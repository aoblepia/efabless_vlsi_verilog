==> flow/design.v <==
module parity_controller (
    input       current_bit_equals_8,
    input       shift_reg_zero_equals_0,
    input       parity_equals_0,
    input       start,
    input       clk,
    output reg  data_in_en,
    output reg  data_in_s,
    output reg  one_count_en,
    output reg  one_count_s,
    output reg  zero_count_en,
    output reg  zero_count_s,
    output reg  current_bit_en,
    output reg  current_bit_s,
    output reg  shift_reg_en,
    output reg  shift_reg_s,
    output reg  even_parity_en,
    output reg  even_parity_s,
    output reg  odd_parity_en,
    output reg  odd_parity_s,
    output reg  busy_en,
    output reg  busy_s,
    output reg parity_en,
    output reg parity_s
    );
    parameter WAIT          = 5'd0;
    parameter INIT          = 5'd1;
    parameter ONE_STATE     = 5'd2;
    parameter ZERO_STATE    = 5'd3;
    parameter UPDATE_BIT    = 5'd4;
    parameter CALCULATE     = 5'd5;
    parameter ODD_STATE     = 5'd6;
    parameter EVEN_STATE    = 5'd7;
    parameter FINISH        = 5'd8;
    parameter INIT2         = 5'd9;
    parameter CALCULATE_2   = 5'd10;
    parameter UPDATE_BIT_2  = 5'd11;
    reg [3:0] state = WAIT;
    reg [3:0] next_state;
    always @(posedge clk)
        state <= next_state;
    always @(*) begin
        data_in_en = 0;
        data_in_s = 0;
        busy_en = 0;
        busy_s = 0;
        current_bit_en = 0;
        current_bit_s = 0;
        data_in_en = 0;
        data_in_s = 0;
        one_count_en = 0;
        one_count_s = 0;
        zero_count_en = 0;
        zero_count_s = 0;
        current_bit_en = 0;
        current_bit_s = 0;
        shift_reg_en = 0;
        shift_reg_s = 0;
        even_parity_en = 0;
        even_parity_s = 0;
        odd_parity_en = 0;
        odd_parity_s = 0;
        parity_en = 0;
        parity_s = 0;
        case (state)
            WAIT:   begin
                busy_en = 1;
                if (start)
                    next_state = INIT;
                else
                    next_state = WAIT;
            end
            INIT:   begin
                busy_en = 1;
                busy_s = 1;
                data_in_en = 1;
                current_bit_en = 1;
                shift_reg_en = 1;
                parity_en = 1;
                odd_parity_en = 1;
                even_parity_en = 1;
                next_state = INIT2;
            end
            INIT2:  begin
                if(shift_reg_zero_equals_0)
                    next_state = ZERO_STATE;
                else
                    next_state = ONE_STATE;
            end
            ONE_STATE: begin
                one_count_en = 1;
                one_count_s = 1;
                if(current_bit_equals_8)
                    next_state = CALCULATE;
                else
                    next_state = UPDATE_BIT;
            end
            ZERO_STATE: begin
                one_count_en = 0;
                one_count_s = 0;
                if(current_bit_equals_8)
                    next_state = CALCULATE;
                else
                    next_state = UPDATE_BIT;
            end
            UPDATE_BIT: begin
                one_count_en = 0;
                current_bit_en = 1;
                current_bit_s = 1;
                shift_reg_en = 1;
                shift_reg_s = 1;
                next_state = UPDATE_BIT_2;
            end
            UPDATE_BIT_2: begin
                if(shift_reg_zero_equals_0)
                    next_state = ZERO_STATE;
                else
                    next_state = ONE_STATE;
            end
            CALCULATE: begin
                one_count_en = 0;
                parity_en = 1;
                parity_s = 1;
                next_state = CALCULATE_2;
            end
            CALCULATE_2: begin
                if(parity_equals_0)
                    next_state = EVEN_STATE;
                else
                    next_state = ODD_STATE;
            end
            ODD_STATE: begin
                odd_parity_en = 1;
                odd_parity_s = 1;
                next_state = FINISH;
            end
            EVEN_STATE: begin
                even_parity_en = 1;
                even_parity_s = 1;
                next_state = FINISH;
            end
            FINISH: begin
                busy_en    = 1;
                next_state = WAIT;
            end
            default:
                next_state = WAIT;  
        endcase
    end
endmodule
module parity_datapath (
    input clk,
    input [7:0] data_in,
    input data_in_en,
    input data_in_s,
    input shift_reg_en,
    input shift_reg_s,
    input one_count_en,
    input one_count_s,
    input zero_count_en,
    input zero_count_s,
    input current_bit_en,
    input current_bit_s,
    input parity_en,
    input parity_s,
    input busy_en,
    input busy_s,
    input odd_parity_en,
    input odd_parity_s,
    input even_parity_en,
    input even_parity_s,
    output      current_bit_equals_8,
    output      parity_equals_0,
    output      shift_reg_zero_equals_0,
    output reg even_parity,
    output reg odd_parity,
    output reg busy
   );
    initial busy = 0;
    reg [4:0] one_count = 0;
    reg [4:0] zero_count = 0;
    reg [4:0] current_bit = 1;
    reg [7:0] shift_reg = 0;
    reg [4:0] parity = -1;
    always @ (posedge clk)
        if (shift_reg_en)
            if (~shift_reg_s)
                shift_reg <= data_in;
            else
                shift_reg <= shift_reg >> 1;
    always @(posedge clk) begin
        if (one_count_en) begin
            one_count <= one_count + 1;
        end
        if (busy_en) begin
            if (~busy_s)
                busy <= 0;
            else begin
                busy <= 1;
                one_count <= 0;
            end
        end
    end
    always @(posedge clk)
        if (current_bit_en)
            if(~current_bit_s)
                current_bit <= 1;
            else
                current_bit <= current_bit + 1;
    always @(posedge clk)
        if (parity_en)
            if(~parity_s)
                parity <= 0;
            else
                parity <= one_count % 2;
    always @(posedge clk)
        if (odd_parity_en)
            if(~odd_parity_s)
                odd_parity <= 0;
            else
                odd_parity <= 1;
    always @(posedge clk)
        if (even_parity_en)
            if(~even_parity_s)
                even_parity <= 0;
            else
                even_parity <= 1;
    assign current_bit_equals_8 = (current_bit == 8);
    assign parity_equals_0 = (parity == 0);
    assign shift_reg_zero_equals_0 = (shift_reg[0] == 0);
endmodule
module parity (  
    input   clk,
    input   start,
    input [7:0] data_in,
    output even_parity,
    output odd_parity,
    output busy
);
    wire busy_en;
    wire busy_s;
    wire  data_in_en;
    wire  data_in_s;
    wire  one_count_en;
    wire  one_count_s;
    wire  zero_count_en;
    wire  zero_count_s;
    wire  current_bit_en;
    wire  current_bit_s;
    wire  shift_reg_en;
    wire  shift_reg_s;
    wire  even_parity_en;
    wire  even_parity_s;
    wire  odd_parity_en;
    wire  odd_parity_s;
    wire parity_en;
    wire parity_s;
    parity_controller controller (
        .clk(clk),
        .start(start),
        .busy_en(busy_en),
        .busy_s(busy_s),
        .data_in_en(data_in_en),
        .data_in_s(data_in_s),
        .one_count_en(one_count_en),
        .one_count_s(one_count_s),
        .zero_count_en(zero_count_en),
        .zero_count_s(zero_count_s),
        .current_bit_en(current_bit_en),
        .current_bit_s(current_bit_s),
        .shift_reg_en(shift_reg_en),
        .shift_reg_s(shift_reg_s),
        .even_parity_en(even_parity_en),
        .even_parity_s(even_parity_s),
        .odd_parity_en(odd_parity_en),
        .odd_parity_s(odd_parity_s),
        .parity_en(parity_en),
        .parity_s(parity_s),
        .current_bit_equals_8(current_bit_equals_8),
        .parity_equals_0(parity_equals_0),
        .shift_reg_zero_equals_0(shift_reg_zero_equals_0)
    );
    parity_datapath datapath (
        .clk(clk),
        .busy(busy),
        .even_parity(even_parity),
        .odd_parity(odd_parity),
        .data_in(data_in),
        .busy_en(busy_en),
        .busy_s(busy_s),
        .data_in_en(data_in_en),
        .data_in_s(data_in_s),
        .one_count_en(one_count_en),
        .one_count_s(one_count_s),
        .zero_count_en(zero_count_en),
        .zero_count_s(zero_count_s),
        .current_bit_en(current_bit_en),
        .current_bit_s(current_bit_s),
        .shift_reg_en(shift_reg_en),
        .shift_reg_s(shift_reg_s),
        .even_parity_en(even_parity_en),
        .even_parity_s(even_parity_s),
        .odd_parity_en(odd_parity_en),
        .odd_parity_s(odd_parity_s),
        .parity_en(parity_en),
        .parity_s(parity_s),
        .current_bit_equals_8(current_bit_equals_8),
        .parity_equals_0(parity_equals_0),
        .shift_reg_zero_equals_0(shift_reg_zero_equals_0)
    );
endmodule
### Step by step through the tools: parity

The steps from the RTL of parity to its reports follow in flow order.
Lines are those of the file above, counted from 1.
Cell names lack the library's common part.
The mark -- stands for no value.

| design | value |
|---|---|
| top | parity |
| clock port | clk |
| standard-cell library | sky130hd |
| corner | tt_025C_1v80 |

### Elaborated design

Yosys after proc, flatten, opt, wreduce and memory -nomap, before mapping. Enables and synchronous resets that opt folds into registers are not counted as muxes. Memory bits, and registers merged into a memory's read port (data or address), are not among the register bits. Print and check cells are not counted. Equal cells are merged and count once.

| storage and ports | value |
|---|---|
| register bits | 30 |
| bits of input ports | 10 |
| output and inout port bits | 3 |
| word-level cells | 56 |

| operators by class | value |
|---|---|
| $add $sub $neg | 2 |
| equal/unequal tests | 12 |
| muxes and demuxes | 23 |
| reduce/logical cells | 10 |

Operators by type and width:

| operator | count |
|---|---|
| case mux 4 bit (select 8 bit) | 1 |
| 2-to-1 mux 1 bit | 18 |
| == test 4 x 3 -> 1 bit (second input constant) | 4 |
| == test 4 bit (second input constant) | 4 |
| 2-to-1 mux 5 bit | 3 |
| OR reduction 2 bit | 7 |
| adder 5 x 1 -> 5 bit (second input constant) | 2 |
| == test 4 x 2 -> 1 bit (second input constant) | 2 |
| 2-to-1 mux 7 bit | 1 |
| == test 5 x 4 -> 1 bit (second input constant) | 1 |
| zero test 5 bit | 1 |
| == test 4 x 1 -> 1 bit (second input constant) | 1 |
| zero test 4 bit | 1 |
| OR reduction 3 bit | 1 |

### Longest topological paths

Yosys ltp: most cells in a row. Word level: on the elaborated netlist, between registers, memories and ports. Mapped: between sequential cells and ports; inverters and the memories' decode and read muxes count.

| depth | value |
|---|---|
| word-level depth | 5 |
| ABC_AREA | 0 |
| gate-level depth with buffers | 5 |
| gate-level depth less buffers | 5 |

### Mapped cells and area

Source: synth_stat.txt of the flow (Yosys; design flattened, memories mapped). It holds for the ABC_AREA given above (unset counts as 0); a run with the other value may have another netlist.

Cell types:

| type | count | total area (um^2) |
|---|---|---|
| edfxtp_1 | 18 | 540.518 |
| dfxtp_1 | 5 | 100.096 |
| mux2_2 | 7 | 78.826 |
| nor2_1 | 8 | 30.029 |
| nand2_1 | 7 | 26.275 |
| ha_1 | 2 | 25.024 |
| buf_2 | 4 | 20.019 |
| mux2i_1 | 2 | 20.019 |
| nand2b_1 | 3 | 18.768 |
| xnor2_1 | 2 | 17.517 |
| xor2_1 | 2 | 17.517 |
| nor3_4 | 1 | 16.266 |
| or4_1 | 2 | 15.014 |
| nand2b_4 | 1 | 13.763 |
| and3_1 | 2 | 12.512 |
| o22ai_1 | 2 | 12.512 |
| inv_1 | 3 | 11.261 |
| nand3_1 | 2 | 10.01 |

Not listed: further types 12, cells in them 13.

| synthesis totals | value |
|---|---|
| mapped cells | 86 |
| mapped area | 1,069.8 um^2 |
| sequential part of the area | 640.6 um^2 |
| mapped flip-flops | 23 |
| buffers | 4 |

By module: a second synthesis without flattening, with its own total; a netlist apart from the flattened one above.

| unflattened totals | value |
|---|---|
| cells (unflattened synthesis) | 98 |
| area total of the unflattened synthesis | 1,189.9 um^2 |

Rows give one instance, submodules left out.

Modules:

| module | times used | cells | area (um^2) | sequential area (um^2) |
|---|---|---|---|---|
| parity_datapath | 1 | 51 | 834.6 | 560.5 |
| parity_controller | 1 | 47 | 355.3 | 80.1 |
| parity | 1 | 0 | 0.0 | 0.0 |

### Path before layout

Path of least setup slack by OpenSTA after synthesis, without wires, with an ideal clock, recovery checks aside; 20% of the period is set as input and as output delay. Where synthesis merged equal registers, the netlist keeps one of their names.

| path after synthesis | value |
|---|---|
| path type | register to register |
| start point | register controller.state[0] |
| end point | register datapath.current_bit[0] |
| clock period | 2.55 ns |
| library setup time | 0.400 ns |
| launch time at the first pin | 0.000 ns |
| arrival time | 1.595 ns |
| data required time | 2.150 ns |
| path slack | 0.556 ns |
| delay of the path | 1.995 ns |
| stages on the path | 4 |
| path buffers | 1 |
| synthesis period reached | 1.994 ns |

"delay of the path" is the arrival time less input delay plus setup time.
"stages on the path": output pins that drive a net of the path, with the launching flip-flop's if there is one; two outputs of one cell count as two.
"synthesis period reached" is the clock period less the worst setup slack; recovery checks do not enter. This is arithmetic on one report: input and output delays are still those of the set period (20% each).
Between the ends stands the longest chain of elaborated cells between them, by number of cells; it is not shown to be the way that was timed. Of several equally long chains one is given.
A line is the first line of the expression or statement that the cell stems from. Yosys adds cells for indexed reads and writes and turns some case tables into memories.
Only ways into the end's enable, where the timed path ends, are counted here.

| on the way, after synthesis | value |
|---|---|
| cells stage by stage | dfxtp_1 -> buf_2 -> xnor2_1 -> nor3_1 |
| cells in the longest elaborated chain | 3 |
| elaborated cells on any way between the ends | 4 |
| RTL lines with such cells | 1 |
| those cells by class | eq/ne (2); mux (1); reduce/logical (1) |

RTL lines, path after synthesis:

| what | RTL line | RTL |
|---|---|---|
| start, declared | 38 | `reg [3:0] state = WAIT;` |
| start, assigned | 41 | `state <= next_state;` |
| == test 4 x 1 -> 1 bit | 65 | `case (state)` |
| OR reduction 2 bit | -- |  |
| 2-to-1 mux 1 bit | 65 |  |
| end, assigned | 207 | `current_bit <= 1;` |
| end, assigned | 209 | `current_bit <= current_bit + 1;` |
| end, declared | 182 | `reg [4:0] current_bit = 1;` |

### Path in the finished layout

Path of least setup slack in the final report of entry A (OpenROAD, finished layout, wires in). Where an end is a register, its clock arrival counts in the times.

| path after layout | value |
|---|---|
| path type | register to output |
| start point | register datapath.even_parity |
| end point | output even_parity |
| clock period | 2.62 ns |
| external output delay | 0.52 ns |
| launch time at the first pin | 0.30 ns |
| arrival time | 1.22 ns |
| data required time | 2.10 ns |
| path slack | 0.88 ns |
| stages on the path | 2 |
| path buffers | 1 |

| on the way, after layout | value |
|---|---|
| cells stage by stage | edfxtp_1 -> clkdlybuf4s50_1 |
| cells in the longest elaborated chain | 0 |
| elaborated cells on any way between the ends | 0 |
| RTL lines with such cells | 0 |

RTL lines, path after layout:

| what | RTL line | RTL |
|---|---|---|
| start, declared | 175 | `output reg even_parity,` |
| start, assigned | 225 | `even_parity <= 0;` |
| start, assigned | 227 | `even_parity <= 1;` |
| end, declared | 236 | `output even_parity,` |

Record of 2 stored runs of the RTL-to-layout flow on parity, platform sky130hd. The runs are unordered. Constraints: input delay and output delay 20% of the set period each, output load 0.01 pF.
By "period achieved" is meant the clock period of the run minus its worst setup slack. This is arithmetic on one report: input and output delays are still those of the set period (20% each).
"time on the worst setup path" is the time allowed to the run's worst setup path (the clock period less input and output delay, where it has them) less its slack. Clock arrival times count: a late capture clock shortens it, a late launch clock lengthens it.
By "total power after layout" is meant OpenSTA's value without simulated activity: inputs other than the clock are taken to toggle once in ten clock periods, and the tool carries that through the logic.

#### Entry A

| setting | value |
|---|---|
| period_ns | `2.62` |
| CORE_UTILIZATION | `68` |
| PLACE_DENSITY_LB_ADDON | `0.19` |
| HOLD_SLACK_MARGIN | `0.17` |
| CORE_ASPECT_RATIO | `0.63` |
| CELL_PAD_IN_SITES_DETAIL_PLACEMENT | `0` |
| CTS_CLUSTER_SIZE | `83` |
| CAP_MARGIN | `30` |
| MIN_ROUTING_LAYER | `met2` |
| CORE_MARGIN | `2` |
| SLEW_MARGIN | `20` |

| result | value |
|---|---|
| area of the die | 1,914.9 um^2 |
| period achieved | 1.745 ns |
| synthesized cell area | 1,069.8 um^2 |
| total power after layout | 1.399 mW |
| total negative slack | 0.000 ns |
| setup slack of the worst path | 0.875 ns |
| post-route utilization | 0.833 |
| time on the worst setup path | 1.22 ns |
| critical path kind | register to output |
| worst hold slack | 0.554 ns |
| standard-cell area after routing | 1,227.4 um^2 |

#### Entry B

| setting | value |
|---|---|
| period_ns | `1.69` |
| CORE_UTILIZATION | `22` |
| SETUP_SLACK_MARGIN | `0.36` |
| PLACE_DENSITY_LB_ADDON | `0.11` |
| HOLD_SLACK_MARGIN | `-0.06` |
| TNS_END_PERCENT | `55` |
| GPL_ROUTABILITY_DRIVEN | `0` |
| CTS_CLUSTER_SIZE | `55` |
| SLEW_MARGIN | `35` |
| CAP_MARGIN | `20` |
| CORE_MARGIN | `2` |

| result | value |
|---|---|
| area of the die | 5,436.1 um^2 |
| period achieved | 1.335 ns |
| synthesized cell area | 1,069.8 um^2 |
| total power after layout | 2.683 mW |
| total negative slack | 0.000 ns |
| setup slack of the worst path | 0.355 ns |
| post-route utilization | 0.327 |
| time on the worst setup path | 1.33 ns |
| critical path kind | register to register |
| worst hold slack | 0.508 ns |
| standard-cell area after routing | 1,534.0 um^2 |
